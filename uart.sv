==> flow/design.v <==
`timescale 1ns / 1ps
module uart_rx
    #(parameter logic [15:0] wtime = 16'h2880, htime = 16'h1440)
    (
        input logic clk,
        input logic rx,
        input logic resetn,
        output logic [7:0] data,
        output logic valid
    );
    localparam logic [3:0] SLEEP = 4'b1111;
    localparam logic [3:0] RECEIVE_FIRSTDATA = 4'b0000;
    localparam logic [3:0] RECEIVE_LASTDATA  = 4'b1001;
    logic [3:0] state    = SLEEP;
    logic [19:0] counter = wtime;
    logic rx_latch = 1'b1;
    logic rx_data  = 1'b1;
    always_ff @(posedge clk) begin
        rx_latch <= rx;
        rx_data  <= rx_latch;
    end
    always_comb
        if (state == RECEIVE_LASTDATA && counter == 0) valid = 1'b1;
        else valid <= 1'b0;
    always_ff @(posedge clk) begin
        if(resetn) begin
            if (state < RECEIVE_LASTDATA && counter == 'd0) data <= {rx_data, data[7:1]};
        end else begin
            data <= 10'b0;
        end
    end 
    always_ff @(posedge clk) begin
        if (resetn) begin
            if (state == SLEEP && rx_data == 1'b0) state <= RECEIVE_FIRSTDATA;
            else if (state == RECEIVE_FIRSTDATA && counter == htime && rx_data != 1'b0) state <= SLEEP;
            else if (state == RECEIVE_FIRSTDATA && counter == htime && rx_data == 1'b0) state <= state + 1; 
            else if (state == RECEIVE_LASTDATA && counter == 0) state <= SLEEP;
            else if(state < RECEIVE_LASTDATA && counter == 0) state <= state + 1;
        end else begin
            state <= SLEEP;
        end
    end
    always_ff @(posedge clk) begin
        if (resetn) begin
            if (state == SLEEP) counter <= wtime;
            else if (state == RECEIVE_FIRSTDATA && counter == htime && rx_data == 1'b0) counter <= wtime;
            else if (~(|counter)) counter <= wtime;
            else counter <= counter - 1;
        end else begin
            counter <= wtime;
        end
    end
endmodule
module uart_tx
    #(parameter logic [15:0] wtime = 16'h2880)
    (
        input logic clk,
        input logic valid,
        input logic [7:0] data,
        input logic resetn,
        output logic ready,
        output logic tx
    );
    localparam logic [3:0] SLEEP = 4'b1111;
    localparam logic [3:0] SEND_FIRSTDATA = 4'b0000;
    localparam logic [3:0] SEND_LASTDATA  = 4'b1001;
    logic [9:0]  buff    = ~10'd0;
    logic [3:0]  state   = SLEEP;
    logic [19:0] counter = wtime;
    assign tx = buff[0];
    always_comb 
        if (state == SEND_LASTDATA && counter == 0) ready = 'b1;
        else ready = &state;
    always_ff @(posedge clk) begin
        if (resetn) begin
            if (valid & ready) buff <= {1'b1, data, 1'b0};
            else if (counter == 'd0) buff <= {1'b1, buff[9:1]};
        end else begin
            buff <= ~10'd0;
        end
    end
    always_ff @(posedge clk) begin
        if (resetn) begin
            if (valid & ready) state <= SEND_FIRSTDATA;
            else if (state == SEND_LASTDATA && counter == 0) state <= SLEEP;
            else if (state < SEND_LASTDATA && counter == 0) state <= state + 1;
        end else begin
            state <= SLEEP;
        end
    end
    always_ff @(posedge clk) begin
        if (resetn) begin
            if (valid & ready) counter <= wtime;
            else if (~(|counter)) counter <= wtime;
            else counter <= counter - 1;
        end else begin
            counter <= wtime;
        end
    end
endmodule
module echo
    (
        input logic [3:0] b,
        input logic sys_clock,
        input logic rx,
        output logic tx
    );
    logic valid;
    logic ready;
    logic [7:0] data;
    uart_rx #(.wtime(16'h365), .htime(16'h1b3)) RX (.clk(sys_clock), .rx(rx), .resetn(~b[0]), .data(data), .valid(valid));
    uart_tx #(.wtime(16'h365)) TX (.clk(sys_clock), .valid(valid), .data(data), .resetn(~b[0]), .ready(ready), .tx(tx));
endmodule
From RTL to reports: echo
Tool output for the design above, in the order of the flow.
Line numbers count from 1 in the design file above.
{"block": "inputs", "top": "echo", "clk_port": "sys_clock", "library": "sky130hd", "pvt_corner": "tt_025C_1v80"}

Elaborated design
Source: Yosys, flattened and elaborated, memories not mapped. Widths are those after wreduce. Registers that Yosys merges into a memory's read port (data or address) are not register bits. Print and check cells do not count. Equal cells are merged and count once.
{"block": "bits", "ff_bits": 67, "wordCells": 53}
{"block": "op_classes", "add_sub_neg": 4, "muxes": 12, "n_logic": 4, "n_eq": 4, "n_reduce_logical": 19, "cmp": 2}
{"block": "op_table", "op": "subtractor 20 x 1 -> 20 bit (second input constant)", "n": 2}
{"block": "op_table", "op": "zero test 20 bit", "n": 2}
{"block": "op_table", "op": "OR reduction 20 bit", "n": 2}
{"block": "op_table", "op": "two-way mux 4 bit", "n": 8}
{"block": "op_table", "op": "equality test 20 x 9 -> 1 bit (second input constant)", "n": 1}
{"block": "op_table", "op": "two-way mux 9 bit", "n": 2}
{"block": "op_table", "op": "equality test 4 bit (second input constant)", "n": 3}
{"block": "op_table", "op": "logical AND 1 bit", "n": 8}
{"block": "op_table", "op": "adder 4 x 1 -> 4 bit (second input constant)", "n": 2}
{"block": "op_table", "op": "< comparator 4 bit (second input constant)", "n": 2}
{"block": "op_table", "op": "nonzero test 5 bit", "n": 1}
{"block": "op_table", "op": "zero test 4 bit", "n": 1}
{"block": "op_table", "op": "AND reduction 4 bit", "n": 1}
{"block": "op_table", "op": "OR reduction 4 bit", "n": 1}
{"block": "op_table", "op": "inverter 1 bit", "n": 3}
{"block": "op_table", "op": "nonzero test 3 bit", "n": 1}
{"block": "op_table", "op": "OR reduction 3 bit", "n": 1}
{"block": "op_table", "op": "nonzero test 2 bit", "n": 1}
{"block": "op_table", "op": "two-way mux 1 bit", "n": 2}
{"block": "op_table", "op": "AND 1 bit", "n": 1}

Longest topological paths
Depth = most cells in a row (Yosys ltp): at word level without a register or memory, in the mapped netlist without a sequential cell, where the memories' decode and read muxes count.
{"block": "depth", "depth_word": 7, "abc_area": 0, "mapped_depth": 9, "ltp_nobuf": 7}

Synthesis result
Yosys stat after the flow's synthesis: flattened, memories mapped to cells. It holds for the ABC_AREA given above (unset counts as 0); a run with the other value may have another netlist.
{"block": "types", "cell": "sky130_fd_sc_hd__dfxtp_1", "n": 67, "type_area_um2": 1.34E+03}
{"block": "types", "cell": "sky130_fd_sc_hd__nor2_1", "n": 55, "type_area_um2": 206.448}
{"block": "types", "cell": "sky130_fd_sc_hd__xnor2_1", "n": 23, "type_area_um2": 201.443}
{"block": "types", "cell": "sky130_fd_sc_hd__mux2i_1", "n": 17, "type_area_um2": 170.163}
{"block": "types", "cell": "sky130_fd_sc_hd__ha_1", "n": 11, "type_area_um2": 137.632}
{"block": "types", "cell": "sky130_fd_sc_hd__nand2_1", "n": 30, "type_area_um2": 112.608}
{"block": "types", "cell": "sky130_fd_sc_hd__a21oi_1", "n": 18, "type_area_um2": 90.086}
{"block": "types", "cell": "sky130_fd_sc_hd__nor3_1", "n": 17, "type_area_um2": 85.082}
{"block": "types", "cell": "sky130_fd_sc_hd__nor4_1", "n": 10, "type_area_um2": 62.56}
{"block": "types", "cell": "sky130_fd_sc_hd__a31o_2", "n": 7, "type_area_um2": 61.309}
{"block": "types", "cell": "sky130_fd_sc_hd__inv_1", "n": 14, "type_area_um2": 52.55}
{"block": "types", "cell": "sky130_fd_sc_hd__xor2_1", "n": 6, "type_area_um2": 52.55}
{"block": "types", "cell": "sky130_fd_sc_hd__o21ai_0", "n": 10, "type_area_um2": 50.048}
{"block": "types", "cell": "sky130_fd_sc_hd__nand3_1", "n": 9, "type_area_um2": 45.043}
{"block": "types", "cell": "sky130_fd_sc_hd__or4_1", "n": 5, "type_area_um2": 37.536}
{"block": "types", "cell": "sky130_fd_sc_hd__and4_1", "n": 4, "type_area_um2": 35.034}
{"block": "types", "cell": "sky130_fd_sc_hd__and3_1", "n": 5, "type_area_um2": 31.28}
{"block": "types", "cell": "sky130_fd_sc_hd__and4b_1", "n": 3, "type_area_um2": 30.029}
Other cell types: 33; their cells: 63.
{"block": "mapped", "cells": 374, "synth_area_um2": 3259.4, "n_buf": 14, "ff_cells": 67, "seqArea_um2": 1341.3}
By module: a second synthesis without flattening, with its own total; a netlist apart from the flattened one above.
{"block": "hier_totals", "cells_unflattened": 363, "area_unflattened_um2": 3203.1}
Rows give one instance, submodules left out.
{"block": "modules", "mod": "uart_rx (wtime=869, htime=435)", "area_um2": 1617.8, "mod_seq_area_um2": 680.7, "n_inst": 1, "cells": 168}
{"block": "modules", "mod": "uart_tx (wtime=869)", "area_um2": 1581.5, "mod_seq_area_um2": 660.6, "n_inst": 1, "cells": 194}
{"block": "modules", "mod": "echo", "area_um2": 3.8, "mod_seq_area_um2": 0.0, "n_inst": 1, "cells": 1}

Worst setup path after synthesis
Source: OpenSTA report_checks on the synthesized netlist (no wires, ideal clock, input and output delay 20% of the period each), path of least setup slack; recovery checks are left aside. Register names are those of the netlist, which keeps one name where synthesis merged equal registers.
{"block": "synth_path", "path_type": "reg-to-reg", "from": "reg TX.counter[13]", "to": "reg TX.counter[15]", "clock_period_ps": 2250, "stages": 9, "n_path_buf": 3, "path_slack_ps": 322, "setup_ps": 115, "required_time_ps": 2135, "t_first_pin_ps": 0, "delay_ps": 1928, "arrival_time_ps": 1813, "period_less_setup_slack_ps": 1928}
"delay_ps" is the arrival time less input delay plus setup time.
"stages" counts driving pins, that of a launching flip-flop among them; a cell with two outputs on the path counts twice.
"period_less_setup_slack_ps" is the clock period less the worst setup slack; recovery checks do not enter. This is arithmetic on one report: input and output delays are still those of the set period (20% each).
The rows between start and end are the longest chain of elaborated cells between them; the timing report does not say that the signal goes this way. Where chains are equally long, one stands for them.
A line is the first line of the expression or statement that the cell stems from. Yosys adds cells for indexed reads and writes and turns some case tables into memories.
A register here has more assigning lines than the two given.
{"block": "synth_via", "path_cell_list": "sky130_fd_sc_hd__dfxtp_1 sky130_fd_sc_hd__or4_1 sky130_fd_sc_hd__nor2_1 sky130_fd_sc_hd__buf_2 sky130_fd_sc_hd__nand2_1 sky130_fd_sc_hd__buf_2 sky130_fd_sc_hd__nand3_1 sky130_fd_sc_hd__buf_4 sky130_fd_sc_hd__nor2_1", "elab_chain_cells": 5}
{"block": "synth_lines", "element": "start: declaration", "line_no": 69, "text": "logic [19:0] counter = wtime;"}
{"block": "synth_lines", "element": "start: assignment", "line_no": 93, "text": "if (valid & ready) counter <= wtime;"}
{"block": "synth_lines", "element": "start: assignment", "line_no": 94, "text": "else if (~(|counter)) counter <= wtime;"}
{"block": "synth_lines", "element": "zero test 20 bit", "line_no": 72, "text": "if (state == SEND_LASTDATA && counter == 0) ready = 'b1;"}
{"block": "synth_lines", "element": "logical AND 1 bit", "line_no": 72}
{"block": "synth_lines", "element": "two-way mux 1 bit", "line_no": 72}
{"block": "synth_lines", "element": "AND 1 bit", "line_no": 93}
{"block": "synth_lines", "element": "OR reduction 3 bit"}
{"block": "synth_lines", "element": "end: assignment", "line_no": 93}
{"block": "synth_lines", "element": "end: assignment", "line_no": 94}
{"block": "synth_lines", "element": "end: declaration", "line_no": 69}

Stored flow runs of echo (2 of them; Yosys, OpenROAD, sky130hd). They differ in their settings and are not a sequence. Constraints: input delay and output delay 20% of the set period each, output load 0.01 pF.

Stored run 1
==> flow/run.sh <==
#!/bin/bash
# the make line also repeats the synthesis and layout settings of config.mk as NAME=value (left out here)
make -C /OpenROAD-flow-scripts/flow DESIGN_CONFIG=/design/flow/config.mk WORK_HOME=/design/flow/orfs CLKGATE_MAP_FILE= finish
==> flow/config.mk <==
export PLATFORM = sky130hd
export DESIGN_NAME = echo
export DESIGN_NICKNAME = echo
export VERILOG_FILES = /design/flow/design.v
export SDC_FILE = /design/flow/constraint.sdc
export NUM_CORES = 4
export LEC_CHECK = 0
export CAP_MARGIN = 30
export CELL_PAD_IN_SITES_GLOBAL_PLACEMENT = 3
export CORE_MARGIN = 2
export CORE_UTILIZATION = 46
export CTS_CLUSTER_DIAMETER = 50
export GPL_ROUTABILITY_DRIVEN = 1
export MAX_ROUTING_LAYER = met5
export MIN_ROUTING_LAYER = met2
export PLACE_DENSITY = 0.55
export SETUP_SLACK_MARGIN = 0.33
export SLEW_MARGIN = 20
export TNS_END_PERCENT = 55
==> flow/constraint.sdc <==
create_clock -name core_clock -period 2.48 [get_ports {sys_clock}]
set_input_delay 0.4960 -clock core_clock [delete_from_list [all_inputs] [get_ports {sys_clock}]]
set_output_delay 0.4960 -clock core_clock [all_outputs]
set_load 0.01 [all_outputs]

==> results of stored run 1, as JSON <==
{
  "outcome": "no results, placement failed with GPL-0301"
}

Stored run 2
==> flow/run.sh <==
#!/bin/bash
# the make line also repeats the synthesis and layout settings of config.mk as NAME=value (left out here)
make -C /OpenROAD-flow-scripts/flow DESIGN_CONFIG=/design/flow/config.mk WORK_HOME=/design/flow/orfs CLKGATE_MAP_FILE= finish
==> flow/config.mk <==
export PLATFORM = sky130hd
export DESIGN_NAME = echo
export DESIGN_NICKNAME = echo
export VERILOG_FILES = /design/flow/design.v
export SDC_FILE = /design/flow/constraint.sdc
export NUM_CORES = 4
export LEC_CHECK = 0
export ABC_AREA = 0
export CAP_MARGIN = 20
export CELL_PAD_IN_SITES_DETAIL_PLACEMENT = 2
export CELL_PAD_IN_SITES_GLOBAL_PLACEMENT = 0
export CORE_MARGIN = 2
export CORE_UTILIZATION = 57
export CTS_CLUSTER_DIAMETER = 195
export MAX_ROUTING_LAYER = met5
export MIN_ROUTING_LAYER = met1
export PLACE_DENSITY_LB_ADDON = 0.23
export SETUP_SLACK_MARGIN = 0.7
export SLEW_MARGIN = 20
export TNS_END_PERCENT = 90
==> flow/constraint.sdc <==
create_clock -name core_clock -period 3.63 [get_ports {sys_clock}]
set_input_delay 0.7260 -clock core_clock [delete_from_list [all_inputs] [get_ports {sys_clock}]]
set_output_delay 0.7260 -clock core_clock [all_outputs]
set_load 0.01 [all_outputs]

==> results of stored run 2, as JSON <==
{
  "outcome": "no results, placement failed with DPL-0033"
}
